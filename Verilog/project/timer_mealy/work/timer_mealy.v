==> flow/design.v <==
`timescale 10ns/10ns
module decoder_2bit
(
input [2-1:0] i_addr,
input i_we,
output reg [2**2-1:0] o_decoder);
always @(*) begin
  if(i_we==1'b1) begin
    if(i_addr==2'b00)
      o_decoder=4'b0001;
    else if(i_addr==2'b01)
      o_decoder=4'b0010;
    else if(i_addr==2'b10)
      o_decoder=4'b0100;
    else
      o_decoder=4'h0;
    end
  else
    o_decoder=4'h0;
  end
endmodule
module timer_mealy(
input i_clk, i_rst_n, i_start, i_we,  
input [1:0] i_addr,
input [15:0] i_wdata,
output reg o_pwm,o_timer_end);
wire [2*2-1:0]enable_to_dcount; 
reg [16-1:0] max_count;
reg [16-1:0] pwm_count;
reg [16-1:0] stop_count;
localparam S0=2'd0, S1=2'd1, S2=2'd2;
reg [2-1:0] c_state, n_state;  
reg [16-1:0] inner_count;
reg [7-1:0] cycle_count;  
reg [4-1:0] end_count;
decoder_2bit dec_number(
		.i_addr(i_addr),
		.i_we(i_we),
		.o_decoder(enable_to_dcount));
always @(posedge i_clk, negedge i_rst_n) begin 
	if(!i_rst_n) begin  
		o_pwm<=0;  
		o_timer_end<=0;
		c_state<=S0;
		n_state<=S0;
		max_count<=0;
		pwm_count<=0;
		stop_count<=0;
		inner_count<=0;
		cycle_count<=0;
		end_count<=0;
		end
	else begin
       	c_state<=n_state;
		case(c_state)
       		S0:begin
       			if(enable_to_dcount==4'h1) begin 
           			max_count<=i_wdata;
        			end
      			else if(enable_to_dcount==4'h2) begin 
          			pwm_count<=i_wdata;
          			end
      			else if(enable_to_dcount==4'h4) begin 
        			stop_count<=i_wdata;
        			end
    		   	else begin
      		 		max_count<=max_count;
       				pwm_count<=pwm_count;
       				stop_count<=stop_count;
       				end  
       			if(i_start==1) begin
       				n_state<=S1;
       				c_state<=S1;
       				end
       			else begin 
       				n_state<=S0;
       				end
       			end
       		S1:begin
       			if(cycle_count<stop_count) begin
        				inner_count<=inner_count+1;
        				if(inner_count<pwm_count) begin
        					o_pwm<=0;
        					end
        				else if(pwm_count<=inner_count && inner_count<max_count) begin
        					o_pwm<=1;
        					end
        				else begin 
        					inner_count<=0; 
        					cycle_count<=cycle_count+1; 
        					end
						n_state<=S1;
						end
				else begin  
        			o_timer_end<=1;
        			o_pwm<=0;
        			n_state<=S2;
        			end
             	end
             S2:begin
        		if(o_timer_end==1) begin
        			if(end_count<(10-1)) begin  
        				o_timer_end<=o_timer_end;
        				end_count<=end_count+1; 
        				end
        			else begin 
        				o_timer_end<=0;
        				end_count<=0;  
        				cycle_count<=0;	
        				end
					n_state<=S2;
        			end
        		else begin 
        			n_state<=S0;
        			end_count<=0;
        			end
        		end
        	default begin
        		n_state<=S0;
        		end
        	endcase
       	end
	end
endmodule 
---- Reports on timer_mealy ----
The steps from the RTL of timer_mealy to its reports follow in flow order.
Lines are those of the file above, counted from 1.
Operators carry their Yosys type and port widths (W data, S select, Z words).
A cell with - has no value.
set-up
  design top .............................. timer_mealy
  clock port .............................. i_clk
  standard-cell library ................... sky130hd
  corner .................................. tt_025C_1v80

---- Elaborated design ----
Source: Yosys, flattened and elaborated, memories not mapped. Widths are those after wreduce. Registers that Yosys merges into a memory's read port (data or address) are not register bits. Print and check cells do not count. Equal cells are merged and count once.
bit counts
  register bits ........................... 81
  cells after elaboration ................. 72
cells by class
  add/subtract/negate cells ............... 3
  $lt $le $gt $ge ......................... 5
  eq/ne operators ......................... 14
  reductions and logical operators ........ 11
  muxes and demuxes ....................... 27
  bitwise gates (word level) .............. 2
operator list
  operator                 count
  $mux W7                  5
  $lt A16 B16 Y1           2
  $mux W16                 2
  $mux W4                  5
  $add A16 B1 Y16 const B  1
  $le A16 B16 Y1           1
  $lt A7 B16 Y1            1
  $pmux W7 S2              1
  $ne A2 B2 Y1 const B     6
  $reduce_and A2 Y1        4
  $mux W2                  4
  $add A7 B1 Y7 const B    1
  $mux W1                  7
  $reduce_and A6 Y1        1
  $pmux W2 S3              1
  $eq A2 B1 Y1 const B     2
  $eq A2 B2 Y1 const B     2
  $logic_not A2 Y1         2
  $add A4 B1 Y4 const B    1
  $eq A4 B1 Y1 const B     1
  $eq A4 B2 Y1 const B     1
  $eq A4 B3 Y1 const B     1
  $lt A4 B4 Y1 const B     1
  $reduce_and A4 Y1        1
  $ne A3 B1 Y1 const B     1
  $reduce_and A3 Y1        1
  $mux W3                  1
  $not A1 Y1               2
Other operator kinds: 3; their cells: 3.

---- Depth ----
Longest topological path by Yosys (ltp), each cell counted once; first at word level (registers and memories cut), then after technology mapping (sequential cells cut; the memories' decode and read muxes count).
logic depth
  depth in word-level cells ............... 8
  ABC_AREA ................................ 0
  gate-level depth with buffers ........... 9

---- Synthesis result ----
Yosys stat after the flow's synthesis: flattened, memories mapped to cells. It holds for the ABC_AREA given above (unset counts as 0); a run with the other value may have another netlist.
mapped netlist
  cells in the netlist .................... 447
  buffers ................................. 12
  flip-flop cells ......................... 81
  mapped area ............................. 4485.6 sq um
cells by type
  cell type                   count  area in all (sq um)
  sky130_fd_sc_hd__dfrtp_1    81     2.03E+03
  sky130_fd_sc_hd__ha_1       41     512.992
  sky130_fd_sc_hd__mux2_2     35     394.128
  sky130_fd_sc_hd__nand2_1    45     168.912
  sky130_fd_sc_hd__inv_1      41     153.898
  sky130_fd_sc_hd__o21ai_0    29     145.139
  sky130_fd_sc_hd__a21oi_1    24     120.115
  sky130_fd_sc_hd__nor2_1     19     71.318
  sky130_fd_sc_hd__nand4_1    9      56.304
  sky130_fd_sc_hd__o22ai_1    9      56.304
  sky130_fd_sc_hd__nand3_1    11     55.053
  sky130_fd_sc_hd__o211ai_1   6      45.043
  sky130_fd_sc_hd__and2_1     7      43.792
  sky130_fd_sc_hd__clkbuf_1   11     41.29
  sky130_fd_sc_hd__nand2b_1   6      37.536
  sky130_fd_sc_hd__or4_1      5      37.536
  sky130_fd_sc_hd__a2111oi_0  4      35.034
  sky130_fd_sc_hd__a211o_1    4      35.034
Other cell types: 30; their cells: 60.
The figures by module come from a second, unflattened synthesis with its own total; it is not the netlist above.
second synthesis, totals
  cell total of the unflattened synthesis .. 410
  area total of the unflattened synthesis .. 4453.0 sq um
Rows give one instance, submodules left out.
modules
  module        seq. area (sq um)  area (sq um)  cells  times used
  timer_mealy   2026.9             4411.7        405    1
  decoder_2bit  0.0                41.3          5      1

---- Worst setup path after synthesis ----
Path of least setup slack by OpenSTA after synthesis, without wires, with an ideal clock, recovery checks aside; 20% of the period is set as input and as output delay. Where synthesis merged equal registers, the netlist keeps one of their names.
timing after synthesis
  path kind ............................... reg-to-reg
  from .................................... register inner_count[7]
  to ...................................... register cycle_count[4]
  data required time ...................... 2.364 ns
  arrival ................................. 2.303 ns
  launch time at the first pin ............ 0.000 ns
  clock period ............................ 2.49 ns
  path slack .............................. 0.061 ns
  stages .................................. 9
  delay of the path ....................... 2.429 ns
  synthesis period reached ................ 2.429 ns
"delay of the path" = arrival - input delay + setup time.
"stages" counts driving pins, that of a launching flip-flop among them; a cell with two outputs on the path counts twice.
"synthesis period reached" is the clock period less the worst setup slack; recovery checks do not enter. This is arithmetic on one report: input and output delays are still those of the set period (20% each).
The rows between start and end are the longest chain of elaborated cells between them; the timing report does not say that the signal goes this way. Where chains are equally long, one stands for them.
A line is the first line of the expression or statement that the cell stems from. Yosys adds cells for indexed reads and writes and turns some case tables into memories.
A register here has more assigning lines than the two given.
between the ends, after synthesis
  cells stage by stage .................... sky130_fd_sc_hd__dfrtp_1 -> sky130_fd_sc_hd__inv_1 -> sky130_fd_sc_hd__ha_1 -> sky130_fd_sc_hd__a21oi_1 -> sky130_fd_sc_hd__o21ai_0 -> sky130_fd_sc_hd__a221o_1 -> sky130_fd_sc_hd__o31a_1 -> sky130_fd_sc_hd__o31a_1 -> sky130_fd_sc_hd__a221o_1
  cells in the longest elaborated chain ... 6
ends and longest elaborated chain, after synthesis
  element              line  source
  start: declaration   33    reg [16-1:0] inner_count;
  start: assignment    49    inner_count<=0;
  start: assignment    81    inner_count<=inner_count+1;
  $le A16 B16 Y1       85    else if(pwm_count<=inner_count && inner_count<max_count) begin
  $logic_and A1 B1 Y1  85
  $mux W7              85
  $mux W7              82    if(inner_count<pwm_count) begin
  $mux W7              80    if(cycle_count<stop_count) begin
  $pmux W7 S2          55    case(c_state)
  end: assignment      50    cycle_count<=0;
  end: assignment      90    cycle_count<=cycle_count+1;
  end: declaration     34    reg [7-1:0] cycle_count;

---- Worst path after layout ----
Path of least setup slack in the final report of flow run 2 (OpenROAD, finished layout, wires in). Where an end is a register, its clock arrival counts in the times.
timing post-layout
  path kind ............................... reg-to-reg
  from .................................... register inner_count[14]
  to ...................................... register cycle_count[4]
  clock period ............................ 4.61 ns
  stages .................................. 9
  data required time ...................... 4.82 ns
  path slack .............................. 1.34 ns
  launch time at the first pin ............ 0.33 ns
  arrival ................................. 3.48 ns
The rows between start and end are the longest chain of elaborated cells between them; the timing report does not say that the signal goes this way. Where chains are equally long, one stands for them.
A register here has more assigning lines than the two given.
between the ends, post-layout
  cells stage by stage .................... sky130_fd_sc_hd__dfrtp_1 -> sky130_fd_sc_hd__inv_1 -> sky130_fd_sc_hd__ha_1 -> sky130_fd_sc_hd__nand4_1 -> sky130_fd_sc_hd__nor4_1 -> sky130_fd_sc_hd__a21boi_0 -> sky130_fd_sc_hd__o31a_1 -> sky130_fd_sc_hd__nor3_1 -> sky130_fd_sc_hd__a221o_1
  cells in the longest elaborated chain ... 6
ends and longest elaborated chain, post-layout
  element              line  source
  start: declaration   33    reg [16-1:0] inner_count;
  start: assignment    49    inner_count<=0;
  start: assignment    81    inner_count<=inner_count+1;
  $le A16 B16 Y1       85    else if(pwm_count<=inner_count && inner_count<max_count) begin
  $logic_and A1 B1 Y1  85
  $mux W7              85
  $mux W7              82    if(inner_count<pwm_count) begin
  $mux W7              80    if(cycle_count<stop_count) begin
  $pmux W7 S2          55    case(c_state)
  end: assignment      50    cycle_count<=0;
  end: assignment      90    cycle_count<=cycle_count+1;
  end: declaration     34    reg [7-1:0] cycle_count;

==> runs of timer_mealy <==
Measured results for timer_mealy: 2 stored runs of the Yosys and OpenROAD flow on sky130hd. The settings differ; the order carries no meaning. The constraints put input and output delay at 20% of the set period each and load the outputs with 0.01 pF.
By "clock period achieved" is meant the clock period of the run minus its worst setup slack. This is arithmetic on one report: input and output delays are still those of the set period (20% each).
By "critical path time" is meant the share of the clock period that the worst setup path is allowed (20% is reserved at inputs, 20% at outputs), minus its slack. Clock arrival times at its registers enter into it.
"overall power" is the tool's figure for a default switching activity; nothing was simulated.

======== flow run 1 ========
==> flow/run.sh <==
#!/bin/bash
# the make line also repeats the synthesis and layout settings of config.mk as NAME=value (left out here)
make -C /OpenROAD-flow-scripts/flow DESIGN_CONFIG=/design/flow/config.mk WORK_HOME=/design/flow/orfs CLKGATE_MAP_FILE= finish
==> flow/config.mk <==
export PLATFORM = sky130hd
export DESIGN_NAME = timer_mealy
export DESIGN_NICKNAME = timer_mealy
export VERILOG_FILES = /design/flow/design.v
export SDC_FILE = /design/flow/constraint.sdc
export NUM_CORES = 4
export LEC_CHECK = 0
export ABC_AREA = 1
export CAP_MARGIN = 20
export CELL_PAD_IN_SITES_GLOBAL_PLACEMENT = 3
export CORE_MARGIN = 2
export CORE_UTILIZATION = 63
export CTS_CLUSTER_SIZE = 28
export GPL_ROUTABILITY_DRIVEN = 1
export GPL_TIMING_DRIVEN = 1
export MIN_ROUTING_LAYER = met1
export SETUP_SLACK_MARGIN = 1.0
export SLEW_MARGIN = 15
==> flow/constraint.sdc <==
create_clock -name core_clock -period 4.87 [get_ports {i_clk}]
set_input_delay 0.9740 -clock core_clock [delete_from_list [all_inputs] [get_ports {i_clk}]]
set_output_delay 0.9740 -clock core_clock [all_outputs]
set_load 0.01 [all_outputs]

-------- flow run 1 --------
  no results, placement failed with GPL-0301

======== flow run 2 ========
==> flow/run.sh <==
#!/bin/bash
# the make line also repeats the synthesis and layout settings of config.mk as NAME=value (left out here)
make -C /OpenROAD-flow-scripts/flow DESIGN_CONFIG=/design/flow/config.mk WORK_HOME=/design/flow/orfs CLKGATE_MAP_FILE= finish
==> flow/config.mk <==
export PLATFORM = sky130hd
export DESIGN_NAME = timer_mealy
export DESIGN_NICKNAME = timer_mealy
export VERILOG_FILES = /design/flow/design.v
export SDC_FILE = /design/flow/constraint.sdc
export NUM_CORES = 4
export LEC_CHECK = 0
export CAP_MARGIN = 0
export CORE_MARGIN = 3
export CORE_UTILIZATION = 32
export CTS_CLUSTER_DIAMETER = 313
export GPL_ROUTABILITY_DRIVEN = 0
export HOLD_SLACK_MARGIN = 0.02
export MAX_ROUTING_LAYER = met5
export PLACE_DENSITY = 0.77
export SLEW_MARGIN = 20
==> flow/constraint.sdc <==
create_clock -name core_clock -period 4.61 [get_ports {i_clk}]
set_input_delay 0.9220 -clock core_clock [delete_from_list [all_inputs] [get_ports {i_clk}]]
set_output_delay 0.9220 -clock core_clock [all_outputs]
set_load 0.01 [all_outputs]

-------- measured, flow run 2 --------
  clock period achieved ................... 3.272 ns
  smallest setup slack .................... 1.338 ns
  area of the standard cells in the finished layout .. 5208.8 sq um
  critical path time ...................... 3.27 ns
  worst setup path kind ................... reg-to-reg
  worst hold slack in the final report .... 0.444 ns
  die size ................................ 15474.1 sq um
  utilization ............................. 0.387
  overall power ........................... 2929 uW
  post-synthesis cell area ................ 4485.6 sq um
  summed negative setup slack ............. 0.000 ns
